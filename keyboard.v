==> flow/design.v <==
module keyboard
(
    input               clock,
    input               reset_n,
    input               cmd,             
    input       [7:0]   dat,             
    inout               ps_clk,
    inout               ps_dat,
    output  reg [7:0]   kbd,             
    output  reg         hit,             
    output  reg         kdone,           
    output  reg [7:0]   ascii,
    output  reg         err,             
    output              ready            
);
localparam
    PERIOD = 124,            
    CWAIT  = 20;             
localparam
    IDLE        = 0,
    RECEIVE     = 1,
    TRANSMIT    = 2;
assign ready  = (CMD == 0);
assign ps_clk = we_clk ? PS_CLK : 1'bz;
assign ps_dat = we_dat ? PS_DAT : 1'bz;
reg [ 1:0]  stage;
reg [ 7:0]  t;
reg [ 9:0]  dm;                  
reg [ 6:0]  dx;                  
reg [ 1:0]  rt;                  
reg [ 3:0]  cnt;
reg         CMD;
reg [ 9:0]  DAT;
reg         we_clk, we_dat;
reg         PS_CLK, PS_DAT;
wire        valid = ps_dat ^ (^kbd);
reg         released, extended, shift;
always @(negedge clock)
if (reset_n == 0) begin
    t        <= 0;
    dx       <= 0;
    dm       <= 0;
    we_clk   <= 0;
    we_dat   <= 0;
    cnt      <= 0;
    err      <= 0;
    stage    <= IDLE;
    CMD      <= 0;
    DAT      <= 8'h00;
    kdone    <= 1'b0;
    shift    <= 1'b0;
    released <= 1'b0;
    extended <= 1'b0;
end
else begin
    hit     <= 1'b0;
    kdone   <= 1'b0;
    if (cmd) begin CMD <= 1; DAT <= {  1'b1,   ~^dat, dat}; err <= 0; end
    if (dx == PERIOD) begin
        rt <= {rt[0], ps_clk};
        if (stage) begin dm <= dm + 1; if (&dm) begin stage <= IDLE; CMD <= 0; err <= 1; end end
        case (stage)
            IDLE: begin
                t   <= 0;
                cnt <= 0;
                if (rt == 2'b10) begin
                    stage <= RECEIVE;
                    err   <= 0;
                end
                else if (CMD) begin
                    stage <= TRANSMIT;
                    err   <= 0;
                    {we_clk, we_dat} <= 2'b11;
                    {PS_CLK, PS_DAT} <= 2'b11;
                end
            end
            RECEIVE: if (rt == 2'b01) begin
                t  <= t + 1;
                dm <= 0;
                case (t)
                0: if (ps_dat) begin stage <= IDLE; err <= 1; end
                1,2,3,4,5,6,7,8: kbd <= {ps_dat, kbd[7:1]};
                9: begin
                    hit <= valid;
                    if      (kbd == 8'hF0) begin released <= 1'b1; end
                    else if (kbd == 8'hE0) begin extended <= 1'b1; end
                    else begin
                        kdone <= valid && !released;
                        case ({extended, kbd})
                              8'h12, 8'h59: begin shift <= ~released; kdone <= 1'b0; end
                              8'h1C: ascii <= shift ? 8'h41 : 8'h61;
                              8'h32: ascii <= shift ? 8'h42 : 8'h62;
                              8'h21: ascii <= shift ? 8'h43 : 8'h63;
                              8'h23: ascii <= shift ? 8'h44 : 8'h64;
                              8'h24: ascii <= shift ? 8'h45 : 8'h65;
                              8'h2B: ascii <= shift ? 8'h46 : 8'h66;
                              8'h34: ascii <= shift ? 8'h47 : 8'h67;
                              8'h33: ascii <= shift ? 8'h48 : 8'h68;
                              8'h43: ascii <= shift ? 8'h49 : 8'h69;
                              8'h3B: ascii <= shift ? 8'h4A : 8'h6A;
                              8'h42: ascii <= shift ? 8'h4B : 8'h6B;
                              8'h4B: ascii <= shift ? 8'h4C : 8'h6C;
                              8'h3A: ascii <= shift ? 8'h4D : 8'h6D;
                              8'h31: ascii <= shift ? 8'h4E : 8'h6E;
                              8'h44: ascii <= shift ? 8'h4F : 8'h6F;
                              8'h4D: ascii <= shift ? 8'h50 : 8'h70;
                              8'h15: ascii <= shift ? 8'h51 : 8'h71;
                              8'h2D: ascii <= shift ? 8'h52 : 8'h72;
                              8'h1B: ascii <= shift ? 8'h53 : 8'h73;
                              8'h2C: ascii <= shift ? 8'h54 : 8'h74;
                              8'h3C: ascii <= shift ? 8'h55 : 8'h75;
                              8'h2A: ascii <= shift ? 8'h56 : 8'h76;
                              8'h1D: ascii <= shift ? 8'h57 : 8'h77;
                              8'h22: ascii <= shift ? 8'h58 : 8'h78;
                              8'h35: ascii <= shift ? 8'h59 : 8'h79;
                              8'h1A: ascii <= shift ? 8'h5A : 8'h7A;
                              8'h45: ascii <= shift ? 8'h29 : 8'h30;
                              8'h16: ascii <= shift ? 8'h21 : 8'h31;
                              8'h1E: ascii <= shift ? 8'h40 : 8'h32;
                              8'h26: ascii <= shift ? 8'h23 : 8'h33;
                              8'h25: ascii <= shift ? 8'h24 : 8'h34;
                              8'h2E: ascii <= shift ? 8'h25 : 8'h35;
                              8'h36: ascii <= shift ? 8'h5E : 8'h36;
                              8'h3D: ascii <= shift ? 8'h26 : 8'h37;
                              8'h3E: ascii <= shift ? 8'h2A : 8'h38;
                              8'h46: ascii <= shift ? 8'h28 : 8'h39;
                              8'h0E: ascii <= shift ? 8'h7E : 8'h60;
                              8'h4E: ascii <= shift ? 8'h5F : 8'h2D;
                              8'h55: ascii <= shift ? 8'h2B : 8'h3D;
                              8'h5D: ascii <= shift ? 8'h7C : 8'h5C;
                              8'h54: ascii <= shift ? 8'h7B : 8'h5B;
                              8'h5B: ascii <= shift ? 8'h7D : 8'h5D;
                              8'h4C: ascii <= shift ? 8'h3A : 8'h3B;
                              8'h52: ascii <= shift ? 8'h22 : 8'h27;
                              8'h41: ascii <= shift ? 8'h3C : 8'h2C;
                              8'h49: ascii <= shift ? 8'h3E : 8'h2E;
                              8'h4A: ascii <= shift ? 8'h3F : 8'h2F;
                              8'h66:   ascii <= 8'h08;
                              8'h0D:   ascii <= 8'h09;
                              8'h5A:   ascii <= 8'h0A;
                              8'h76:   ascii <= 8'h1B;
                              8'h29:   ascii <= 8'h20;
                              9'h17D:  ascii <= 8'h01;
                              9'h17A:  ascii <= 8'h02;
                              9'h175:  ascii <= 8'h03;
                              9'h174:  ascii <= 8'h04;
                              9'h172:  ascii <= 8'h05;
                              9'h16B:  ascii <= 8'h06;
                              9'h171:  ascii <= 8'h07;
                              9'h16C:  ascii <= 8'h0B;
                              9'h170:  ascii <= 8'h0C;
                              9'h169:  ascii <= 8'h0D;
                            default: kdone <= 1'b0;
                        endcase
                        released <= 1'b0;
                        extended <= 1'b0;
                    end
                end
                10: begin
                    CMD   <= 0;
                    stage <= IDLE;
                    err   <= ~ps_dat;
                end
                endcase
            end
            TRANSMIT: begin
                t <= t + 1;
                case (t)
                    CWAIT:    begin PS_CLK <= 0; end               
                    CWAIT+20: begin PS_DAT <= 0; end               
                    CWAIT+28: begin PS_CLK <= 1; end               
                    CWAIT+29: begin we_clk <= 0; dm <= 0; end
                    CWAIT+30: begin
                        t <= CWAIT+30;
                        if (rt == 2'b10) begin
                            PS_DAT  <= DAT[0];
                            DAT     <= DAT[9:1];
                            cnt     <= cnt + 1;
                            dm      <= 0;
                        end
                        else if (rt == 2'b01 && cnt == 10) t <= CWAIT+31;
                    end
                    CWAIT+31: we_dat <= 0;
                    CWAIT+33: begin dm <= 0; t <= CWAIT + (rt == 2'b01 ? 34 : 33); end
                    CWAIT+34: t <= (rt == 2'b10) ? CWAIT+35 : CWAIT+34;
                    CWAIT+35: begin stage <= RECEIVE; t <= 0; end
                endcase
            end
        endcase
    end
    dx <= (dx == PERIOD) ? 0 : dx + 1;
end
endmodule
==> Reports on keyboard <==
Tool output for the design above, in the order of the flow.
Line numbers count from 1 in the design file above.
Operators carry their Yosys type and port widths (W data, S select, Z words).
{ "setup": {"design": "keyboard", "clk_port": "clock", "library": "sky130hd", "pvt_corner": "tt_025C_1v80"} }

==> Elaborated design <==
Yosys after proc, flatten, opt, wreduce and memory -nomap, before mapping. Memory bits, and registers merged into a memory's read port (data or address), are not among the register bits. Print and check cells are not counted.
{ "bits": {"reg_bits": 70, "latchBits": 0, "mem_bits_rw": 0, "romBits": 0, "clocked_rd_ports_x_width": 0, "mem_count": 0, "in_bits": 11, "output_inout_bits": 22, "elab_cells": 280} }
{ "op_classes": {"n_addsub": 5, "n_mul": 0, "n_div": 0, "compare": 0, "n_eq": 102, "shifts": 0, "mux": 110, "bitwise": 12, "reduce_and_logical": 31} }
{ "op_table": {"columns": ["operator", "n"], "rows": [
  ["$pmux W8 S62", 1],
  ["$eq A9 B6 Y1 const B", 23],
  ["$eq A9 B7 Y1 const B", 21],
  ["$mux W6", 29],
  ["$eq A9 B9 Y1 const B", 10],
  ["$mux W10", 8],
  ["$eq A9 B5 Y1 const B", 8],
  ["$mux W5", 13],
  ["$eq A8 B6 Y1 const B", 8],
  ["$reduce_bool A62 Y1", 1],
  ["$reduce_or A62 Y1", 1],
  ["$pmux W10 S2", 2],
  ["$eq A8 B3 Y1 const B", 4],
  ["$pmux W8 S4", 1],
  ["$mux W1", 29],
  ["$reduce_and A5 Y1", 5],
  ["$eq A8 B4 Y1 const B", 3],
  ["$pmux W8 S3", 1],
  ["$mux W7", 3],
  ["$eq A9 B4 Y1 const B", 2],
  ["$ne A2 B2 Y1 const B", 8],
  ["$eq A8 B2 Y1 const B", 2],
  ["$eq A8 B8 Y1 const B", 2],
  ["$reduce_or A8 Y1", 2],
  ["$pmux W1 S2", 8],
  ["$mux W2", 8],
  ["$reduce_and A7 Y1", 2],
  ["$not A1 Y1", 11]
]} }
Not listed: further kinds 34, cells in them 44.

==> Longest topological paths <==
Longest topological path by Yosys (ltp), each cell counted once; first at word level (registers and memories cut), then after technology mapping (sequential cells cut; the memories' decode and read muxes count).
{ "logic_depth": {"word_depth": 8, "ABC_AREA": 0, "depth_mapped": 10, "depth_no_buf": 8} }

==> Synthesis result <==
Source: synth_stat.txt of the flow (Yosys; design flattened, memories mapped). It holds for the ABC_AREA given above (unset counts as 0); a run with the other value may have another netlist.
Totals and module areas in this step are rounded.
{ "synth_totals": {"stdcells": 605, "synth_area_mm2": 0.00497, "sequential_area_mm2": 0.00154, "flip_flops": 67} }
{ "by_type": {"columns": ["type", "n", "area_total_um2"], "rows": [
  ["sky130_fd_sc_hd__dfxtp_1", 47, 940.902],
  ["sky130_fd_sc_hd__edfxtp_1", 20, 600.576],
  ["sky130_fd_sc_hd__ha_1", 28, 350.336],
  ["sky130_fd_sc_hd__nand2_1", 74, 277.766],
  ["sky130_fd_sc_hd__o21ai_0", 39, 195.187],
  ["sky130_fd_sc_hd__a21oi_1", 32, 160.154],
  ["sky130_fd_sc_hd__o211a_1", 13, 130.125],
  ["sky130_fd_sc_hd__xnor2_1", 14, 122.618],
  ["sky130_fd_sc_hd__nand3_1", 24, 120.115],
  ["sky130_fd_sc_hd__inv_1", 30, 112.608],
  ["sky130_fd_sc_hd__nor2_1", 30, 112.608],
  ["sky130_fd_sc_hd__nand4_1", 17, 106.352],
  ["sky130_fd_sc_hd__clkbuf_1", 28, 105.101],
  ["sky130_fd_sc_hd__mux2i_1", 10, 100.096],
  ["sky130_fd_sc_hd__nor2b_1", 13, 81.328],
  ["sky130_fd_sc_hd__a21boi_0", 10, 75.072],
  ["sky130_fd_sc_hd__xor2_1", 7, 61.309],
  ["sky130_fd_sc_hd__nor3_1", 12, 60.058]
]} }
Other cell types: 60; their cells: 157.

Settings and measured results of 2 stored flow runs for module keyboard (sky130hd), not sorted in any way. The constraints put input and output delay at 20% of the set period each and load the outputs with 0.01 pF.
"power_mw": no workload was simulated; the value follows from the tool's default switching activity.
Values from the reports are rounded here.
[
  {
    "run": "stored run 1",
    "settings": { "period_ns": 8.79, "SETUP_SLACK_MARGIN": -0.58, "CAP_MARGIN": 20, "CORE_MARGIN": 2, "CORE_UTILIZATION": 40, "SLEW_MARGIN": 20 },
    "results": { "final_die_area_mm2": 0.0133, "final_setup_ws_ns": 1.26, "utilization_frac": 0.488, "cell_area_final_mm2": 0.00588, "hold_worst_slack_ns": 0.470, "yosys_chip_area_mm2": 0.00497, "power_mw": 0.844 }
  },
  {
    "run": "stored run 2",
    "settings": { "period_ns": 9.61, "CORE_UTILIZATION": 42, "SETUP_SLACK_MARGIN": -0.06, "PLACE_DENSITY_LB_ADDON": 0.28, "HOLD_SLACK_MARGIN": -0.0, "CORE_ASPECT_RATIO": 0.72, "CORE_MARGIN": 8, "TNS_END_PERCENT": 55, "SLEW_MARGIN": 15, "CAP_MARGIN": 20 },
    "results": { "final_die_area_mm2": 0.0156, "final_setup_ws_ns": 1.42, "utilization_frac": 0.511, "cell_area_final_mm2": 0.00586, "hold_worst_slack_ns": 0.472, "yosys_chip_area_mm2": 0.00497, "power_mw": 0.782 }
  }
]
